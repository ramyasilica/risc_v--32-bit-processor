==> flow/design.v <==
`timescale 1ns / 1ps
module riscv32_core (
    input  wire clk,
    input  wire reset,
    output wire [31:0] pc_dbg,
    output wire [31:0] instr_dbg,
    output wire [31:0] x1_dbg,
    output wire [31:0] x2_dbg,
    output wire [31:0] x3_dbg,
    output wire [31:0] x4_dbg
);
    reg [31:0] pc;
    always @(posedge clk or posedge reset) begin
        if (reset)
            pc <= 32'd0;
        else
            pc <= pc + 32'd4;
    end
    assign pc_dbg = pc;
    reg [31:0] imem [0:15];
    integer k;
    initial begin
        for (k = 0; k < 16; k = k + 1)
            imem[k] = 32'h00000013;  
        imem[0] = 32'h00A00093;  
        imem[1] = 32'h01400113;  
        imem[2] = 32'h002081B3;  
        imem[3] = 32'h40110233;  
    end
    wire [31:0] instr;
    assign instr = imem[pc[5:2]];
    assign instr_dbg = instr;
    wire [6:0] opcode = instr[6:0];
    wire [4:0] rd     = instr[11:7];
    wire [4:0] rs1    = instr[19:15];
    wire [4:0] rs2    = instr[24:20];
    wire [6:0] funct7 = instr[31:25];
    wire [31:0] imm_i = {{20{instr[31]}}, instr[31:20]};
    reg [31:0] regfile [0:31];
    integer i;
    always @(posedge clk or posedge reset) begin
        if (reset) begin
            for (i = 0; i < 32; i = i + 1)
                regfile[i] <= 32'd0;
        end else begin
            case (opcode)
                7'b0010011: begin  
                    if (rd != 0)
                        regfile[rd] <= regfile[rs1] + imm_i;
                end
                7'b0110011: begin  
                    if (rd != 0) begin
                        if (funct7 == 7'b0100000)
                            regfile[rd] <= regfile[rs1] - regfile[rs2];
                        else
                            regfile[rd] <= regfile[rs1] + regfile[rs2];
                    end
                end
            endcase
        end
    end
    assign x1_dbg = regfile[1];
    assign x2_dbg = regfile[2];
    assign x3_dbg = regfile[3];
    assign x4_dbg = regfile[4];
endmodule
==> From RTL to reports: riscv32_core <==
What the tools print for riscv32_core, step after step.
Lines are those of the file above, counted from 1.
{ "inputs": {"top_module": "riscv32_core", "clock": "clk", "lib": "sky130hd", "lib_corner": "tt_025C_1v80"} }

==> Word level <==
Counts by Yosys on the flattened word-level netlist (proc, flatten, opt, wreduce). Print and check cells are left out.
Yosys's memory passes give these memory sizes; they may raise the number of words (mostly to a power of two), join words into wider ones and drop unused or constant bits.
{ "word_totals": {"memories": 1, "out_inout_bits": 192, "register_bits": 1056, "rom_bits": 192, "elab_cells": 477} }
{ "classes": {"mux": 240, "add_sub_neg": 4, "reduce_and_logical": 37, "eq_ne": 162} }
{ "mem_list": {"columns": ["name", "words", "width", "read_ports", "write_ports", "line_no", "source"], "rows": [
  ["imem", 16, 12, 1, 0, 20, "reg [31:0] imem [0:15];"]
]} }
{ "ops": {"columns": ["op", "n"], "rows": [
  ["32-bit 2-to-1 mux", 206],
  ["32-bit parallel mux with 32-bit select", 2],
  ["32-bit parallel mux with 2-bit select", 32],
  ["5-bit == test (second input constant)", 48],
  ["5-bit AND reduction", 32],
  ["2-bit != test (second input constant)", 65],
  ["5-bit by 4-bit == test with 1-bit output (second input constant)", 24],
  ["32-bit adder", 2],
  ["5-bit by 3-bit == test with 1-bit output (second input constant)", 12],
  ["32-bit by 3-bit adder with 32-bit output (second input constant)", 1],
  ["32-bit subtractor", 1],
  ["5-bit by 2-bit == test with 1-bit output (second input constant)", 6],
  ["5-bit by 1-bit == test with 1-bit output (second input constant)", 3],
  ["5-bit zero test", 3],
  ["7-bit by 6-bit == test with 1-bit output (second input constant)", 2],
  ["7-bit by 5-bit == test with 1-bit output (second input constant)", 1],
  ["5-bit nonzero test", 1],
  ["2-bit by 1-bit != test with 1-bit output (second input constant)", 1],
  ["2-bit nonzero test", 1]
]} }

==> Logic depth <==
Depth = most cells in a row (Yosys ltp): at word level without a register or memory, in the mapped netlist without a sequential cell, where the memories' decode and read muxes count.
{ "logic_depth": {"ltp_word": 10, "ABC_AREA": 0, "mapped_depth": 31, "depth_no_buf": 24} }

==> Synthesis result <==
Yosys stat after the flow's synthesis: flattened, memories mapped to cells. It holds for the ABC_AREA given above (unset counts as 0); a run with the other value may have another netlist.
{ "mapped": {"yosys_area_um2": 11572.3, "ff_cells": 190, "cell_count": 1299} }
{ "by_type": {"columns": ["cell_type", "n"], "rows": [
  ["sky130_fd_sc_hd__dfrtp_1", 190],
  ["sky130_fd_sc_hd__nand2_1", 270],
  ["sky130_fd_sc_hd__mux2_2", 57],
  ["sky130_fd_sc_hd__ha_1", 46],
  ["sky130_fd_sc_hd__xnor2_1", 51],
  ["sky130_fd_sc_hd__o21ai_0", 76],
  ["sky130_fd_sc_hd__clkbuf_1", 92],
  ["sky130_fd_sc_hd__a222oi_1", 29],
  ["sky130_fd_sc_hd__xor2_1", 29],
  ["sky130_fd_sc_hd__a31oi_1", 38],
  ["sky130_fd_sc_hd__a211oi_1", 31],
  ["sky130_fd_sc_hd__nor2b_1", 35],
  ["sky130_fd_sc_hd__buf_4", 28],
  ["sky130_fd_sc_hd__a21oi_1", 39],
  ["sky130_fd_sc_hd__nor2_1", 49],
  ["sky130_fd_sc_hd__nand3_1", 27],
  ["sky130_fd_sc_hd__a21o_1", 15],
  ["sky130_fd_sc_hd__o2bb2ai_1", 12]
]} }
Not listed: further types 49, cells in them 185.

==> Path before layout <==
Path of least setup slack by OpenSTA after synthesis, without wires, with an ideal clock, recovery checks aside; 20% of the period is set as input and as output delay. Where synthesis merged equal registers, the netlist keeps one of their names.
{ "synth_path": {"path_kind": "flip-flop to flip-flop", "from": "reg pc[4]", "to": "reg regfile[1][28]", "tclk_ps": 7690, "setup_time_ps": 67, "driving_pins": 31, "t_arrival_ps": 7359, "path_buffers": 6, "delay_ps": 7426, "slack_ps": 264, "required_time_ps": 7623, "period_less_setup_slack_ps": 7426} }
"delay_ps" is the arrival time less input delay plus setup time.
"driving_pins" counts driving pins, that of a launching flip-flop among them; a cell with two outputs on the path counts twice.
"period_less_setup_slack_ps" is the clock period less the worst setup slack; recovery checks do not enter. This is arithmetic on one report: input and output delays are still those of the set period (20% each).
A register here has more assigning lines than the two given.
{ "synth_via": {"path_cell_list": "sky130_fd_sc_hd__dfrtp_1 sky130_fd_sc_hd__clkbuf_1 sky130_fd_sc_hd__inv_1 sky130_fd_sc_hd__ha_1 sky130_fd_sc_hd__clkbuf_1 sky130_fd_sc_hd__nand2_1 sky130_fd_sc_hd__clkinv_1 sky130_fd_sc_hd__clkbuf_1 sky130_fd_sc_hd__clkbuf_1 sky130_fd_sc_hd__ha_1 sky130_fd_sc_hd__a222oi_1 sky130_fd_sc_hd__o31ai_1 sky130_fd_sc_hd__or4_1 sky130_fd_sc_hd__or4b_1 sky130_fd_sc_hd__buf_2 sky130_fd_sc_hd__nor2_1 sky130_fd_sc_hd__nand3_1 sky130_fd_sc_hd__and3_1 sky130_fd_sc_hd__o21ai_0 sky130_fd_sc_hd__nand2_1 sky130_fd_sc_hd__ha_1 sky130_fd_sc_hd__clkbuf_1 sky130_fd_sc_hd__a21oi_1 sky130_fd_sc_hd__o21a_1 sky130_fd_sc_hd__o31a_1 sky130_fd_sc_hd__a21boi_0 sky130_fd_sc_hd__a311oi_1 sky130_fd_sc_hd__o31ai_1 sky130_fd_sc_hd__a21oi_1 sky130_fd_sc_hd__o311ai_0 sky130_fd_sc_hd__mux2_2", "cone_cells": 102, "cone_classes": "3 x add/sub; 70 x eq/ne; 23 x mux; 5 x reduce/logical; 1 x memory"} }
{ "synth_rtl": {"columns": ["item", "line_no", "source"], "rows": [
  ["from (decl)", 12, "reg [31:0] pc;"],
  ["from (assign)", 15, "pc <= 32'd0;"],
  ["from (assign)", 17, "pc <= pc + 32'd4;"],
  ["to (assign)", 49, "regfile[rd] <= regfile[rs1] + imm_i;"],
  ["to (assign)", 54, "regfile[rd] <= regfile[rs1] - regfile[rs2];"],
  ["to (decl)", 39, "reg [31:0] regfile [0:31];"]
]} }
Chain of elaborated cells between the ends: none given.
Some nets on the timed path still bear RTL names; the line given drives or declares the net.
{ "synth_named_nets": {"columns": ["net", "line_no", "source"], "rows": [
  ["instr_dbg[9]", 31, "assign instr = imem[pc[5:2]];"]
]} }

==> Timing after layout <==
From the final timing report of run 1: the path of least setup slack in the routed layout; clock arrival at registers is part of the times.
The path's times are printed in steps of 10 ps; the period is the one set.
{ "layout_path": {"path_kind": "flip-flop to flip-flop", "from": "reg pc[2]", "to": "reg regfile[1][28]", "t_arrival_ps": 6340, "slack_ps": 2650, "required_time_ps": 8990, "tclk_ps": 8650, "path_buffers": 1, "setup_time_ps": 110, "driving_pins": 25} }
The rows between start and end are the longest chain of elaborated cells between them; the timing report does not say that the signal goes this way. Where chains are equally long, one stands for them.
A line is the first line of the expression or statement that the cell stems from. Yosys adds cells for indexed reads and writes and turns some case tables into memories.
The chain passes a memory read, where the word-level depth is cut; so it can be longer than that depth.
A register here has more assigning lines than the two given.
{ "layout_via": {"path_cell_list": "sky130_fd_sc_hd__dfrtp_2 sky130_fd_sc_hd__ha_4 sky130_fd_sc_hd__ha_4 sky130_fd_sc_hd__nand2_4 sky130_fd_sc_hd__clkinv_8 sky130_fd_sc_hd__ha_4 sky130_fd_sc_hd__buf_12 sky130_fd_sc_hd__a222oi_1 sky130_fd_sc_hd__o2bb2ai_1 sky130_fd_sc_hd__or4_1 sky130_fd_sc_hd__or4b_4 sky130_fd_sc_hd__nor2_4 sky130_fd_sc_hd__nor2_1 sky130_fd_sc_hd__o21ai_0 sky130_fd_sc_hd__o2111ai_1 sky130_fd_sc_hd__ha_1 sky130_fd_sc_hd__or2_2 sky130_fd_sc_hd__a2111oi_2 sky130_fd_sc_hd__o31a_1 sky130_fd_sc_hd__a21boi_4 sky130_fd_sc_hd__a311oi_4 sky130_fd_sc_hd__o31ai_4 sky130_fd_sc_hd__a211o_1 sky130_fd_sc_hd__o311ai_4 sky130_fd_sc_hd__mux2_2", "elab_chain_len": 11, "cone_cells": 102, "cone_classes": "3 x add/sub; 70 x eq/ne; 23 x mux; 5 x reduce/logical; 1 x memory"} }
{ "layout_rtl": {"columns": ["item", "line_no", "source"], "rows": [
  ["from (decl)", 12, "reg [31:0] pc;"],
  ["from (assign)", 15, "pc <= 32'd0;"],
  ["from (assign)", 17, "pc <= pc + 32'd4;"],
  ["memory 16 x 12 bit", 20, "reg [31:0] imem [0:15];"],
  ["5-bit == test", 56, "regfile[rd] <= regfile[rs1] + regfile[rs2];"],
  ["32-bit parallel mux with 32-bit select", 56, null],
  ["32-bit 2-to-1 mux", 53, "if (funct7 == 7'b0100000)"],
  ["32-bit 2-to-1 mux", 52, "if (rd != 0) begin"],
  ["32-bit 2-to-1 mux", 46, "case (opcode)"],
  ["32-bit adder", 56, null],
  ["32-bit 2-to-1 mux", 56, null],
  ["32-bit 2-to-1 mux", 53, null],
  ["32-bit 2-to-1 mux", 52, null],
  ["32-bit parallel mux with 2-bit select", 46, null],
  ["to (assign)", 49, "regfile[rd] <= regfile[rs1] + imm_i;"],
  ["to (assign)", 54, "regfile[rd] <= regfile[rs1] - regfile[rs2];"],
  ["to (decl)", 39, "reg [31:0] regfile [0:31];"]
]} }

==> runs of riscv32_core <==
2 stored runs of riscv32_core in the flow (synthesis by Yosys, layout by OpenROAD, sky130hd cells), in arbitrary order. Constraints: input delay and output delay 20% of the set period each, output load 0.01 pF.
"clock period achieved" is the run's clock period less its worst setup slack. It is reckoned from that one timing run; input and output delays stay at 20% of the period that was set.
"total power of the final layout" is the tool's figure for a default switching activity; nothing was simulated.

==> run 1: settings <==
{ "period_ns": 8.65, "SETUP_SLACK_MARGIN": 2.4, "CAP_MARGIN": 20, "CORE_MARGIN": 2, "CORE_UTILIZATION": 40, "SLEW_MARGIN": 20 }
==> run 1: results <==
synthesis area: 11572.3 um2
total die area: 30307.3 um2
utilization after layout: 51.4 %
smallest setup slack: 2645 ps
worst hold slack after layout: 403 ps
total power of the final layout: 1.746 mW
clock period achieved: 6005 ps

==> run 2: settings <==
{ "period_ns": 12.4, "CORE_UTILIZATION": 32, "SETUP_SLACK_MARGIN": 3.28, "PLACE_DENSITY_LB_ADDON": 0.01, "HOLD_SLACK_MARGIN": 0.28, "CORE_MARGIN": 7, "CELL_PAD_IN_SITES_GLOBAL_PLACEMENT": 2, "CELL_PAD_IN_SITES_DETAIL_PLACEMENT": 1, "TNS_END_PERCENT": 10, "GPL_ROUTABILITY_DRIVEN": 0, "CAP_MARGIN": 30, "MAX_ROUTING_LAYER": "met5", "SLEW_MARGIN": 20 }
==> run 2: results <==
synthesis area: 11572.3 um2
total die area: 41683.3 um2
utilization after layout: 39.7 %
smallest setup slack: 4002 ps
worst hold slack after layout: 405 ps
total power of the final layout: 1.208 mW
clock period achieved: 8398 ps
